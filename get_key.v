==> flow/design.v <==
module get_key(rst_n,clk,KEY,KEY_OUT);
input clk;   
input rst_n;     
input[3:0] KEY;
output[3:0] KEY_OUT;
reg[3:0] key_rst;
always@(posedge clk or negedge rst_n)
	if(!rst_n)
		key_rst <= 4'b1111;
	else	
		key_rst <= {KEY[0],KEY[1],KEY[2],KEY[3]};
reg[3:0] key_rst_r;   
always@(posedge clk or negedge rst_n )
	if(!rst_n)
		key_rst_r <= 4'b1111;
	else
		key_rst_r <= key_rst;
wire[3:0] key_an = key_rst_r & (~key_rst);
reg[19:0] cnt;
always @(posedge clk or negedge rst_n )
	if(!rst_n)
		cnt <= 20'd0;   
	else if(key_an)
		cnt <= 20'b0;
	else
		cnt <= cnt + 1'b1;
reg[3:0] low_sw;
always @(posedge clk or negedge rst_n)
	if(!rst_n)
		low_sw <= 4'b1111;
	else if(cnt == 20'hffff)
		low_sw <= {KEY[0],KEY[1],KEY[2],KEY[3]};
reg[3:0] low_sw_r;
always @(posedge clk or negedge rst_n )
	if(!rst_n)
		low_sw_r <= 4'b1111;
	else
		low_sw_r <= low_sw;
wire[3:0] led_ctrl = low_sw_r[3:0] & (~low_sw[3:0]);
reg d1;
reg d2;
reg d3;
always @(posedge clk or negedge rst_n)
	if(!rst_n)
		begin
			d1 <= 1'b0;
			d2 <= 1'b0;
			d3 <= 1'b0;
		end
	else
		begin
			if(led_ctrl[0]) d1 <= ~d1;
			if(led_ctrl[1]) d2 <= ~d2;
			if(led_ctrl[2]) d3 <= ~d3;
		end
assign KEY_OUT[0] = d1 ? 1'b1 : 1'b0;
assign KEY_OUT[1] = d2 ? 1'b1 : 1'b0;
assign KEY_OUT[2] = d3 ? 1'b1 : 1'b0;
endmodule
Tool chain data of get_key. Tool output for the design above, in the order of the flow. Lines are those of the file above, counted from 1. Not given: n/a

Design top: get_key. Clock port: clk. Cell library: sky130hd. Corner: tt_025C_1v80.

Word level. Counts by Yosys on the flattened word-level netlist (proc, flatten, opt, wreduce; memories kept). Register bits leave out memories and registers merged into their read ports (data or address); mux counts leave out enables and synchronous resets folded into registers. Print and check cells are left out. Cells with the same type and inputs are merged into one.

For add/subtract/negate cells the number is 1. For equal/unequal tests the number is 1. The entry for mux-type cells reads 4. The figure for bitwise operators is 7. The figure for reduce/logical cells is 1.

Operators by type and width (number): 20-bit by 1-bit adder with 20-bit output with constant B (1); 20-bit by 16-bit == test with 1-bit output with constant B (1); 20-bit two-way mux (1); 4-bit bitwise AND (1); 4-bit inverter (1); 4-bit nonzero test (1); 1-bit inverter (3); 3-bit bitwise AND (1); 3-bit inverter (1); 1-bit two-way mux (3).

Register bits: 37. For input port bits the number is 6.

Longest topological paths. Yosys ltp: most cells in a row. Word level: on the elaborated netlist, between registers, memories and ports. Mapped: between sequential cells and ports; inverters and the memories' decode and read muxes count.

The entry for word-level depth reads 4. Under ABC_AREA stands 0. The figure for gate-level depth with buffers is 5. The figure for depth with buffers taken out is 5.

Synthesis result. Source: synth_stat.txt of the flow (Yosys; design flattened, memories mapped). It holds for the ABC_AREA given above (unset counts as 0); a run with the other value may have another netlist.

Cell types (number): sky130_fd_sc_hd__dfrtp_1 (23); sky130_fd_sc_hd__dfstp_2 (14); sky130_fd_sc_hd__xnor2_1 (11); sky130_fd_sc_hd__or3_1 (9); sky130_fd_sc_hd__nor2_1 (12); sky130_fd_sc_hd__a21oi_1 (8); sky130_fd_sc_hd__nand3_1 (8); sky130_fd_sc_hd__o21ai_0 (8); sky130_fd_sc_hd__nand2b_1 (6); sky130_fd_sc_hd__mux2_2 (3); sky130_fd_sc_hd__buf_4 (4); sky130_fd_sc_hd__nand4_2 (2); sky130_fd_sc_hd__nand2_1 (6); sky130_fd_sc_hd__nor3_1 (4); sky130_fd_sc_hd__nand4_1 (3); sky130_fd_sc_hd__nor4_1 (3); sky130_fd_sc_hd__xor2_1 (2); sky130_fd_sc_hd__ha_1 (1).

Other cell types: 8; their cells: 10.

For mapped cells the number is 137. For cell area after synthesis the number is 1562.7 um^2. Flip-flop cells: 37. The entry for buffers reads 5.

Worst setup path after synthesis. Path of least setup slack by OpenSTA after synthesis, without wires, with an ideal clock, recovery checks aside; 20% of the period is set as input and as output delay. Where synthesis merged equal registers, the netlist keeps one of their names.

Path type: reg-to-reg. Start: register cnt[0]. End: register cnt[14]. Clock period: 2.46 ns. Setup time: 0.085 ns. For time at the first pin the number is 0.000 ns. The figure for arrival time is 1.588 ns. The figure for setup slack is 0.788 ns. The entry for delay of the path reads 1.673 ns. For stages on the path the number is 6. The figure for period reached after synthesis is 1.672 ns.

"delay of the path" = arrival - input delay + setup time. "stages on the path": output pins that drive a net of the path, with the launching flip-flop's if there is one; two outputs of one cell count as two. "period reached after synthesis" = period - worst setup slack (recovery checks aside). The figure is calculated, with input and output delays left at 20% of the set period. Between the ends stands the longest chain of elaborated cells between them, by number of cells; it is not shown to be the way that was timed. Of several equally long chains one is given. Each line given opens the expression or statement behind the cell; cells for indexed reads and writes are added by Yosys, which also makes memories of some case tables. At most two assigning lines are given for a register; there are more.

Cells stage by stage: sky130_fd_sc_hd__dfrtp_1 sky130_fd_sc_hd__ha_1 sky130_fd_sc_hd__nand2_1 sky130_fd_sc_hd__or4_4 sky130_fd_sc_hd__or3_1 sky130_fd_sc_hd__a21oi_1. Under cells in the longest elaborated chain stands 2.

Ends and longest elaborated chain, post-synthesis: start: declaration (RTL line 19) `reg[19:0] cnt;`; start: assignment (RTL line 22) `cnt <= 20'd0;`; start: assignment (RTL line 26) `cnt <= cnt + 1'b1;`; 20-bit by 1-bit adder with 20-bit output (RTL line 26); 20-bit two-way mux (RTL line 23) `else if(key_an)`; end: assignment (RTL line 22); end: assignment (RTL line 26); end: declaration (RTL line 19).

Path in the finished layout. From the final timing report of run 1: the path of least setup slack in the routed layout; clock arrival at registers is part of the times.

Path type: reg-to-reg. Start: register key_rst_r[1]. End: register cnt[9]. Clock period: 2.34 ns. Setup time: 0.13 ns. For time at the first pin the number is 0.29 ns. The figure for arrival time is 2.10 ns. The figure for setup slack is 0.40 ns. For stages on the path the number is 5.

Between the ends stands the longest chain of elaborated cells between them, by number of cells; it is not shown to be the way that was timed. Of several equally long chains one is given. At most two assigning lines are given for a register; there are more.

Cells stage by stage: sky130_fd_sc_hd__dfstp_2 sky130_fd_sc_hd__inv_1 sky130_fd_sc_hd__o2111ai_1 sky130_fd_sc_hd__clkbuf_1 sky130_fd_sc_hd__nor2_1. Under cells in the longest elaborated chain stands 3.

Ends and longest elaborated chain, post-layout: start: declaration (RTL line 12) `reg[3:0] key_rst_r;`; start: assignment (RTL line 15) `key_rst_r <= 4'b1111;`; start: assignment (RTL line 17) `key_rst_r <= key_rst;`; 4-bit bitwise AND (RTL line 18) `wire[3:0] key_an = key_rst_r & (~key_rst);`; 4-bit nonzero test (RTL line 23) `else if(key_an)`; 20-bit two-way mux (RTL line 23); end: assignment (RTL line 22) `cnt <= 20'd0;`; end: assignment (RTL line 26) `cnt <= cnt + 1'b1;`; end: declaration (RTL line 19) `reg[19:0] cnt;`.

Stored flow runs of get_key (2 of them; Yosys, OpenROAD, sky130hd). They differ in their settings and are not a sequence. Constraints: input delay and output delay 20% of the set period each, output load 0.01 pF.

Run 1 has these settings: period_ns 2.34; CORE_UTILIZATION 42; SETUP_SLACK_MARGIN 0.02; CORE_ASPECT_RATIO 1.15; TNS_END_PERCENT 20; ABC_AREA 0; GPL_TIMING_DRIVEN 0; GPL_ROUTABILITY_DRIVEN 1; CTS_CLUSTER_SIZE 95; CAP_MARGIN 20; CORE_MARGIN 2; SLEW_MARGIN 20. The measured lowest setup slack is 0.397 ns. For the die size the run shows 4226.0 um^2. The netlist area reported by Yosys stands at 1562.7 um^2. The utilization after routing is 0.515. For the setup TNS the run shows 0.000 ns.

Run 2 has these settings: period_ns 1.84; CORE_UTILIZATION 16; PLACE_DENSITY 0.42; TNS_END_PERCENT 5; CTS_CLUSTER_SIZE 55; CAP_MARGIN 20; CORE_MARGIN 2; SLEW_MARGIN 20. The measured lowest setup slack is 0.101 ns. The utilization after routing is 0.199. For the setup TNS the run shows 0.000 ns. For the die size the run shows 10574.0 um^2. The netlist area reported by Yosys stands at 1562.7 um^2.
